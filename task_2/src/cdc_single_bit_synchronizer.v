==> flow/design.v <==
module cdc_single_bit_synchronizer #( parameter     NB_PARALLEL_SINGLE_BIT_CDCS   = 10 ,
                                                    NB_REGISTERS                  =  2 )
        (
            input   wire                                                    clk_i                     ,
            input   wire    [ NB_PARALLEL_SINGLE_BIT_CDCS-1 : 0 ]           bit_i                     ,
            output  wire    [ NB_PARALLEL_SINGLE_BIT_CDCS-1 : 0 ]           bit_o
        );
reg    [ NB_REGISTERS-1: 0 ]  ff_sync [ NB_PARALLEL_SINGLE_BIT_CDCS-1 : 0 ];
genvar i;
generate
    for ( i=0; i<NB_PARALLEL_SINGLE_BIT_CDCS; i=i+1 ) begin
        assign bit_o [i]        =   ff_sync [i] [NB_REGISTERS-1] ;
    end
endgenerate
generate
    for ( i=0; i<NB_PARALLEL_SINGLE_BIT_CDCS; i=i+1 ) begin
        always @( posedge clk_i )
                  ff_sync[i]  <= { ff_sync [i][0] , bit_i[i] } ;
    end
endgenerate
endmodule
**Reports on cdc_single_bit_synchronizer**

What the tools print for cdc_single_bit_synchronizer, step after step.
Line numbers count from 1 in the design file above.
Library cell names are shortened.
The mark n/a stands for no value.

- Top: cdc_single_bit_synchronizer
- Clock: clk_i
- Library: sky130hd
- Timing corner: tt_025C_1v80

**Elaborated design**

Counts by Yosys on the flattened word-level netlist (proc, flatten, opt, wreduce). Print and check cells are left out. Cells with the same type and inputs are merged into one.

- Register bits after elaboration: 20
- Bits of input ports: 11
- Output and inout port bits: 10
- Cells after elaboration: 10

**Depth**

Depth = most cells in a row (Yosys ltp): at word level without a register or memory, in the mapped netlist without a sequential cell, where the memories' decode and read muxes count.

- Word-level depth: 0
- ABC_AREA: 0
- Gate-level depth with buffers: 1
- Depth with buffers taken out: 0

**Mapped cells and area**

Source: synth_stat.txt of the flow (Yosys; design flattened, memories mapped). It holds for the ABC_AREA given above (unset counts as 0); a run with the other value may have another netlist.

- Mapped cells: 30
- Mapped area: 475.5 sq um
- Area of sequential cells: 400.4 sq um
- Flip-flop cells: 20
- Buffer cells: 10

Cells by type:

| cell type | count | area in all (sq um) |
|---|---|---|
| dfxtp_1 | 20 | 400.384 |
| buf_4 | 10 | 75.072 |

**Path before layout**

OpenSTA on the mapped netlist: ideal clock, no wires. The path of least setup slack (recovery checks aside). Input and output delay are each 20% of the period. Register names are those of the netlist, which keeps one name where synthesis merged equal registers.

- Path kind: reg2out
- From: reg ff_sync[0][1]
- To: out bit_o[0]
- Period: 644 ps
- External output delay: 129 ps
- Launch time at the first pin: 0 ps
- Data arrival time: 401 ps
- Data required time: 515 ps
- Path slack: 114 ps
- Delay of the path: 401 ps
- Stages: 2
- Buffers on the path: 1
- Synthesis period reached: 530 ps

"delay of the path" = arrival - input delay + setup time.
At an output port there is no setup time.
"stages": output pins that drive a net of the path, with the launching flip-flop's if there is one; two outputs of one cell count as two.
"synthesis period reached" = period - worst setup slack (recovery checks aside). The figure is calculated, with input and output delays left at 20% of the set period.

- Cell sequence: dfxtp_1 -> buf_4
- Length of the longest elaborated chain: 0
- Elaborated cells on any way between the ends: 0
- RTL lines with such cells: 0

RTL lines, path post-synthesis:

| element | RTL line | RTL |
|---|---|---|
| start: declaration | 8 | `reg    [ NB_REGISTERS-1: 0 ]  ff_sync [ NB_PARALLEL_SINGLE_BIT_CDCS-1 : 0 ];` |
| start: assignment | 18 | `ff_sync[i]  <= { ff_sync [i][0] , bit_i[i] } ;` |
| end: declaration | 6 | `output  wire    [ NB_PARALLEL_SINGLE_BIT_CDCS-1 : 0 ]           bit_o` |

**Worst path after layout**

Path of least setup slack in the final report of job 1 (OpenROAD, finished layout, wires in). Where an end is a register, its clock arrival counts in the times.
The path's times are printed in steps of 10 ps; the period is the one set.

- Path kind: reg2out
- From: reg ff_sync[0][1]
- To: out bit_o[0]
- Period: 593 ps
- External output delay: 120 ps
- Launch time at the first pin: 280 ps
- Data arrival time: 750 ps
- Data required time: 470 ps
- Path slack: -270 ps
- Stages: 2
- Buffers on the path: 1

- Cell sequence: dfxtp_2 -> buf_6
- Length of the longest elaborated chain: 0
- Elaborated cells on any way between the ends: 0
- RTL lines with such cells: 0

RTL lines, path post-layout:

| element | RTL line | RTL |
|---|---|---|
| start: declaration | 8 | `reg    [ NB_REGISTERS-1: 0 ]  ff_sync [ NB_PARALLEL_SINGLE_BIT_CDCS-1 : 0 ];` |
| start: assignment | 18 | `ff_sync[i]  <= { ff_sync [i][0] , bit_i[i] } ;` |
| end: declaration | 6 | `output  wire    [ NB_PARALLEL_SINGLE_BIT_CDCS-1 : 0 ]           bit_o` |

Top module cdc_single_bit_synchronizer; platform sky130hd; tools Yosys and OpenROAD; 2 stored runs in no particular order. Input and output delays are each 20% of the period that was set; the output load is 0.01 pF.
"time on the worst setup path" is the time allowed to the run's worst setup path (the clock period less input and output delay, where it has them) less its slack. Clock arrival times count: a late capture clock shortens it, a late launch clock lengthens it.
By "total design power" is meant OpenSTA's value without simulated activity: inputs other than the clock are taken to toggle once in ten clock periods, and the tool carries that through the logic.
"time on the worst setup path" is given in steps of 10 ps.
Settings: . = not set for that run.

| setting or result | job 1 | job 2 |
|---|---|---|
| period_ns | 0.593 | 0.588 |
| CORE_UTILIZATION | 44 | 49 |
| CAP_MARGIN | 20 | 10 |
| CORE_MARGIN | 2 | 2 |
| SLEW_MARGIN | 20 | 40 |
| SETUP_SLACK_MARGIN | . | 0.1 |
| PLACE_DENSITY_LB_ADDON | . | 0.08 |
| CELL_PAD_IN_SITES_GLOBAL_PLACEMENT | . | 1 |
| CTS_CLUSTER_SIZE | . | 96 |
| area of the synthesized netlist (sq um) | 475.5 | 475.5 |
| die size (sq um) | 1359.4 | 1235.5 |
| standard-cell area after routing (sq um) | 604.3 | 604.3 |
| final design utilization (%) | 62.7 | 65.5 |
| setup slack of the critical path (ps) | -273 | -264 |
| setup TNS (ps) | -2592 | -2534 |
| total design power (mW) | 2.040 | 2.040 |
| time on the worst setup path (ps) | 750 | 730 |
| critical path kind | reg2out | reg2out |
